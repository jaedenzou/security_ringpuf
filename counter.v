==> flow/design.v <==
`timescale 1ns / 1ps
module counter_12 (
output reg  [11:0] out      ,   
input  wire		   enable   ,   
input  wire       clk      ,   
input  wire       reset        
);
always @(posedge clk or posedge reset)
if (reset) begin  
  out <= 12'b0;
end else if (enable) begin
  out <= out + 1;
end else begin
  out <= out;
end
endmodule 
### Reports on counter_12

The steps from the RTL of counter_12 to its reports follow in flow order.
Line numbers count from 1 in the design file above.
Cell names lack the library's common part.
The mark -- stands for no value.

| design | value |
|---|---|
| design top | counter_12 |
| clock | clk |
| cell library | sky130hd |
| timing corner | tt_025C_1v80 |

### After elaboration

Yosys after proc, flatten, opt, wreduce and memory -nomap, before mapping. Enables and synchronous resets that opt folds into registers are not counted as muxes. Memory bits, and registers merged into a memory's read port (data or address), are not among the register bits. Print and check cells are not counted. Equal cells are merged and count once.

| storage and ports | value |
|---|---|
| register bits | 12 |
| output and inout port bits | 12 |
| word-level cells | 2 |

| operators by class | value |
|---|---|
| add/sub/neg operators | 1 |

Operator list:

| kind | number |
|---|---|
| adder 12 x 1 -> 12 bit with constant B | 1 |

### Depth

Yosys ltp: most cells in a row. Word level: on the elaborated netlist, between registers, memories and ports. Mapped: between sequential cells and ports; inverters and the memories' decode and read muxes count.

| logic depth | value |
|---|---|
| word-level depth | 1 |
| ABC_AREA | 0 |
| depth in mapped cells | 4 |
| depth with buffers taken out | 4 |

### Mapped cells and area

Source: synth_stat.txt of the flow (Yosys; design flattened, memories mapped). It holds for the ABC_AREA given above (unset counts as 0); a run with the other value may have another netlist.

| synthesis totals | value |
|---|---|
| cells in the netlist | 43 |
| mapped area | 516.7 um2 |
| sequential part of the area | 300.3 um2 |
| flip-flops | 12 |
| buffers | 0 |

Cells by type:

| cell | number |
|---|---|
| dfrtp_1 | 12 |
| xnor2_1 | 6 |
| xor2_1 | 5 |
| nand4_1 | 4 |
| and3_1 | 3 |
| nand2_1 | 5 |
| ha_1 | 1 |
| nand4_2 | 1 |
| mux2_2 | 1 |
| nor3_1 | 2 |
| nor2_1 | 2 |
| inv_1 | 1 |

### Path before layout

Source: OpenSTA report_checks on the synthesized netlist (no wires, ideal clock, input and output delay 20% of the period each), path of least setup slack; recovery checks are left aside. Register names are those of the netlist, which keeps one name where synthesis merged equal registers.

| path after synthesis | value |
|---|---|
| path kind | reg-to-reg |
| start | register out[0] |
| end | register out[8] |
| period | 1,230 ps |
| launch time at the first pin | 0 ps |
| data arrival time | 1,061 ps |
| data required time | 1,103 ps |
| slack | 42 ps |
| delay of the path | 1,188 ps |
| stages | 5 |
| path buffers | 0 |
| period reached after synthesis | 1,188 ps |

"delay of the path" is the arrival time less input delay plus setup time.
"stages" counts driving pins, that of a launching flip-flop among them; a cell with two outputs on the path counts twice.
"period reached after synthesis" is the clock period less the worst setup slack; recovery checks do not enter. This is arithmetic on one report: input and output delays are still those of the set period (20% each).
The rows between start and end are the longest chain of elaborated cells between them; the timing report does not say that the signal goes this way. Where chains are equally long, one stands for them.
Each line given opens the expression or statement behind the cell; cells for indexed reads and writes are added by Yosys, which also makes memories of some case tables.
A register here has more assigning lines than the two given.

| on the way, after synthesis | value |
|---|---|
| cells stage by stage | dfrtp_1 ha_1 and3_1 nand4_1 xnor2_1 |
| length of the longest elaborated chain | 1 |
| elaborated cells between the ends (all ways) | 1 |
| RTL lines with such cells | 1 |
| classes of those cells | add/sub (1) |

RTL lines, path after synthesis:

| item | line | text |
|---|---|---|
| from (decl) | 3 | `output reg  [11:0] out      ,` |
| from (assign) | 12 | `out <= out + 1;` |
| from (assign) | 14 | `out <= out;` |
| adder 12 x 1 -> 12 bit | 12 |  |
| to (assign) | 12 |  |
| to (assign) | 14 |  |
| to (decl) | 3 |  |

### Path in the finished layout

From the final timing report of run 1: the path of least setup slack in the routed layout; clock arrival at registers is part of the times.
The report prints the path's times to 10 ps; the period is as set.

| path post-layout | value |
|---|---|
| path kind | reg-to-reg |
| start | register out[0] |
| end | register out[10] |
| period | 941 ps |
| launch time at the first pin | 280 ps |
| data arrival time | 1,290 ps |
| data required time | 1,110 ps |
| slack | -180 ps |
| stages | 5 |
| path buffers | 0 |

The rows between start and end are the longest chain of elaborated cells between them; the timing report does not say that the signal goes this way. Where chains are equally long, one stands for them.
A register here has more assigning lines than the two given.

| on the way, post-layout | value |
|---|---|
| cells stage by stage | dfrtp_2 ha_4 and3_4 nand4_1 xnor2_1 |
| length of the longest elaborated chain | 1 |
| elaborated cells between the ends (all ways) | 1 |
| RTL lines with such cells | 1 |
| classes of those cells | add/sub (1) |

RTL lines, path post-layout:

| item | line | text |
|---|---|---|
| from (decl) | 3 | `output reg  [11:0] out      ,` |
| from (assign) | 12 | `out <= out + 1;` |
| from (assign) | 14 | `out <= out;` |
| adder 12 x 1 -> 12 bit | 12 |  |
| to (assign) | 12 |  |
| to (assign) | 14 |  |
| to (decl) | 3 |  |

Hand-over note for counter_12

Record of 2 stored runs of the RTL-to-layout flow on counter_12, platform sky130hd. The runs are unordered. Constraints: input delay and output delay 20% of the set period each, output load 0.01 pF.
"critical path time" = time allowed to the worst setup path (clock period - input delay - output delay, where it has them) - its slack; a late launch clock adds to it, a late capture clock takes from it.
"total power after layout" is the tool's figure for a default switching activity; nothing was simulated.
"critical path time" is known to 10 ps.

#### Run 1

| setting | value |
|---|---|
| period_ns | `0.941` |
| CORE_UTILIZATION | `29` |
| PLACE_DENSITY_LB_ADDON | `0.13` |
| CORE_MARGIN | `5` |
| CELL_PAD_IN_SITES_DETAIL_PLACEMENT | `0` |
| CTS_CLUSTER_SIZE | `25` |
| CAP_MARGIN | `40` |
| SLEW_MARGIN | `20` |

| result | value |
|---|---|
| mapped cell area after synthesis | 516.7 um2 |
| total die area | 2,725.9 um2 |
| standard-cell area after layout | 928.4 um2 |
| worst setup slack after layout | -181 ps |
| total negative setup slack | -2,069 ps |
| total power after layout | 2.498 mW |
| critical path time | 1,120 ps |
| critical path type | reg-to-reg |

#### Run 2

| setting | value |
|---|---|
| period_ns | `2.07` |
| CORE_UTILIZATION | `47` |
| SETUP_SLACK_MARGIN | `-0.01` |
| PLACE_DENSITY_LB_ADDON | `0.23` |
| CORE_MARGIN | `10` |
| TNS_END_PERCENT | `65` |
| ABC_AREA | `1` |
| GPL_TIMING_DRIVEN | `1` |
| MIN_ROUTING_LAYER | `met2` |
| MAX_ROUTING_LAYER | `met4` |
| CAP_MARGIN | `20` |
| SLEW_MARGIN | `20` |

| result | value |
|---|---|
| mapped cell area after synthesis | 598.1 um2 |
| total die area | 3,099.2 um2 |
| standard-cell area after layout | 792.0 um2 |
| worst setup slack after layout | 352 ps |
| total negative setup slack | 0 ps |
| total power after layout | 0.9270 mW |
| critical path time | 1,300 ps |
| critical path type | reg-to-output |

End of note.
